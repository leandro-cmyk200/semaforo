==> flow/design.v <==
module semaforo_6bits (
    input wire clk,          
    input wire reset,        
    output reg [5:0] leds,   
    output reg verde,
    output reg amarillo,
    output reg rojo
);
    parameter EST_VERDE            = 2'b00;
    parameter EST_VERDE_AMARILLO   = 2'b01;
    parameter EST_ROJO             = 2'b10;
    parameter EST_AMARILLO         = 2'b11;
    reg [1:0] estado_actual;
    reg [28:0] conta;
    reg [28:0] limite;
    always @(posedge clk or negedge reset) begin
        if (!reset) begin
            estado_actual <= EST_VERDE;
            conta         <= 29'd0;
            limite        <= 29'd240000000;    
            leds          <= 6'b001111;        
            verde         <= 0;                
            amarillo      <= 1;                
            rojo          <= 1;                
        end else begin
            if (conta >= limite) begin
                conta <= 29'd0;
                case (estado_actual)
                    EST_VERDE: begin
                        leds     <= 6'b001111;        
                        limite   <= 29'd240000000;    
                        verde    <= 0;
                        amarillo <= 1;
                        rojo     <= 1;
                        estado_actual <= EST_VERDE_AMARILLO;
                    end
                    EST_VERDE_AMARILLO: begin
                        leds     <= 6'b000011;        
                        limite   <= 29'd120000000;    
                        verde    <= 0;
                        amarillo <= 0;
                        rojo     <= 1;
                        estado_actual <= EST_ROJO;
                    end
                    EST_ROJO: begin
                        leds     <= 6'b111100;        
                        limite   <= 29'd480000000;    
                        verde    <= 1;
                        amarillo <= 1;
                        rojo     <= 0;
                        estado_actual <= EST_AMARILLO;
                    end
                    EST_AMARILLO: begin
                        leds     <= 6'b110011;        
                        limite   <= 29'd120000000;    
                        verde    <= 1;
                        amarillo <= 0;
                        rojo     <= 1;
                        estado_actual <= EST_VERDE;
                    end
                endcase
            end else begin
                conta <= conta + 29'd1;
            end
        end
    end
endmodule
# == Tool chain data of semaforo_6bits ==
# The steps from the RTL of semaforo_6bits to its reports follow in flow order.
# Lines are those of the file above, counted from 1.
# Operators carry their Yosys type and port widths (W data, S select, Z words).
# Cell names lack the library's common part.
# The mark - stands for no value.
# setup
top_module,semaforo_6bits
clk_port,clk
lib,sky130hd
pvt_corner,tt_025C_1v80

# == After elaboration ==
# Yosys after proc, flatten, opt, wreduce and memory -nomap, before mapping. Memory bits, and registers merged into a memory's read port (data or address), are not among the register bits. Print and check cells are not counted. Equal cells are merged and count once.
# word_totals
ff_bits,69
inputBits,2
out_inout_bits,9
word_cells,25
# classes
add_sub_neg,1
cmp,1
equal,3
mux,7
reduce_and_logical,6
# ops
op,count
$pmux W29 S3,1
$add A29 B1 Y29 const B,1
$ge A29 B29 Y1,1
$mux W29,1
$pmux W6 S4,1
$reduce_or A2 Y1,4
$pmux W2 S4,1
$pmux W1 S2,3
$eq A2 B2 Y1 const B,2
$reduce_or A3 Y1,1
$eq A2 B1 Y1 const B,1
$logic_not A2 Y1,1

# == Logic depth ==
# Longest topological path by Yosys (ltp), each cell counted once; first at word level (registers and memories cut), then after technology mapping (sequential cells cut; the memories' decode and read muxes count).
# logic_depth
word_depth,3
abc_area,0
ltp_mapped,10
ltp_nobuf,7

# == After synthesis ==
# Source: synth_stat.txt of the flow (Yosys; design flattened, memories mapped). It holds for the ABC_AREA given above (unset counts as 0); a run with the other value may have another netlist.
# types
cell,count,type_area_um2
dfrtp_1,35,875.84
ha_1,17,212.704
dfstp_2,8,210.202
xnor2_1,19,166.41
nor2_1,35,131.376
mux2_2,10,112.608
xor2_1,7,61.309
buf_4,8,60.058
inv_1,15,56.304
nor3_1,11,55.053
nand2_1,14,52.55
nand3_1,9,45.043
nand4_1,7,43.792
a21oi_1,7,35.034
and4_1,4,35.034
nor4_1,5,31.28
mux2_1,2,22.522
mux2i_1,2,20.019
# Other cell types: 17; their cells: 22.
# mapped
mapped_cells,237
area_um2,2398.6
sequential_area_um2,1086.0
ffs,43
n_buf,11

# == Timing after synthesis ==
# Path of least setup slack by OpenSTA after synthesis, without wires, with an ideal clock, recovery checks aside; 20% of the period is set as input and as output delay. Where synthesis merged equal registers, the netlist keeps one of their names.
# synth_timing
path_kind,register -> register
start,register limite[25]
end,register (name not given)
clock_period_ps,4840
setup_time_ps,125
t_first_pin_ps,0
arrival_ps,2286
required_time_ps,4715
setup_slack_ps,2429
delay_ps,2411
path_stages,10
n_path_buf,2
period_less_setup_slack_ps,2411
# "delay_ps" is the arrival time less input delay plus setup time.
# "path_stages": output pins that drive a net of the path, with the launching flip-flop's if there is one; two outputs of one cell count as two.
# "period_less_setup_slack_ps" = period - worst setup slack (recovery checks aside). The figure is calculated, with input and output delays left at 20% of the set period.
# At most two assigning lines are given for a register; there are more.
# synth_between
path_cell_list,dfstp_2 inv_1 ha_1 or4b_1 nor4_1 o311a_1 a211o_2 buf_6 buf_8 mux2_2
# synth_rtl
element,line_no,rtl
from (decl),15,reg [28:0] limite;
from (assign),20,limite        <= 29'd240000000;
from (assign),31,limite   <= 29'd240000000;
# Chain of elaborated cells between the ends: none given.

# == Path in the finished layout ==
# Path of least setup slack in the final report of job 1 (OpenROAD, finished layout, wires in). Where an end is a register, its clock arrival counts in the times.
# The report prints the path's times to 10 ps; the period is as set.
# layout_timing
path_kind,register -> register
start,register limite[25]
end,register (name not given)
clock_period_ps,1820
setup_time_ps,110
t_first_pin_ps,300
arrival_ps,2540
required_time_ps,2020
setup_slack_ps,-520
path_stages,9
n_path_buf,1
# At most two assigning lines are given for a register; there are more.
# layout_between
path_cell_list,dfstp_2 inv_4 ha_4 or4b_4 nor4_4 o311a_1 a211o_4 buf_12 mux2_2
# layout_rtl
element,line_no,rtl
from (decl),15,reg [28:0] limite;
from (assign),20,limite        <= 29'd240000000;
from (assign),31,limite   <= 29'd240000000;
# Chain of elaborated cells between the ends: none given.

# Flow measurements of semaforo_6bits on sky130hd: 2 stored runs with different settings, listed in no order. Input and output delays are each 20% of the period that was set; the output load is 0.01 pF.
# "achieved_period_ps": clock period set for the run, less the worst setup slack. It is reckoned from that one timing run; input and output delays stay at 20% of the period that was set.
# By "worst_path_time_ps" is meant the share of the clock period that the worst setup path is allowed (20% is reserved at inputs, 20% at outputs), minus its slack. Clock arrival times at its registers enter into it.
# By "design_power_w" is meant OpenSTA's value without simulated activity: inputs other than the clock are taken to toggle once in ten clock periods, and the tool carries that through the logic.
# "worst_path_time_ps" is known to 10 ps.
# A setting shown as -- is not set for that run.
name,job 1,job 2
period_ns,1.82,2.78
CORE_UTILIZATION,31,40
SETUP_SLACK_MARGIN,-0.07,--
PLACE_DENSITY_LB_ADDON,0.29,--
CORE_MARGIN,5,2
CELL_PAD_IN_SITES_DETAIL_PLACEMENT,0,--
GPL_ROUTABILITY_DRIVEN,0,--
CTS_CLUSTER_DIAMETER,205,--
SLEW_MARGIN,35,20
MAX_ROUTING_LAYER,met4,--
CAP_MARGIN,20,20
yosys.chip_area_um2,2398.6,2398.6
total_die_area_um2,9596.2,6631.7
post_route_stdcell_area_um2,3246.9,2653.8
finalUtil_frac,0.425,0.454
ws_setup_ps,-521,241
total_negative_slack_ps,-19573,0
design_power_w,0.00163,0.001065
achieved_period_ps,2341,2539
worst_path_time_ps,2340,2540
critical_path_type,register -> register,register -> register
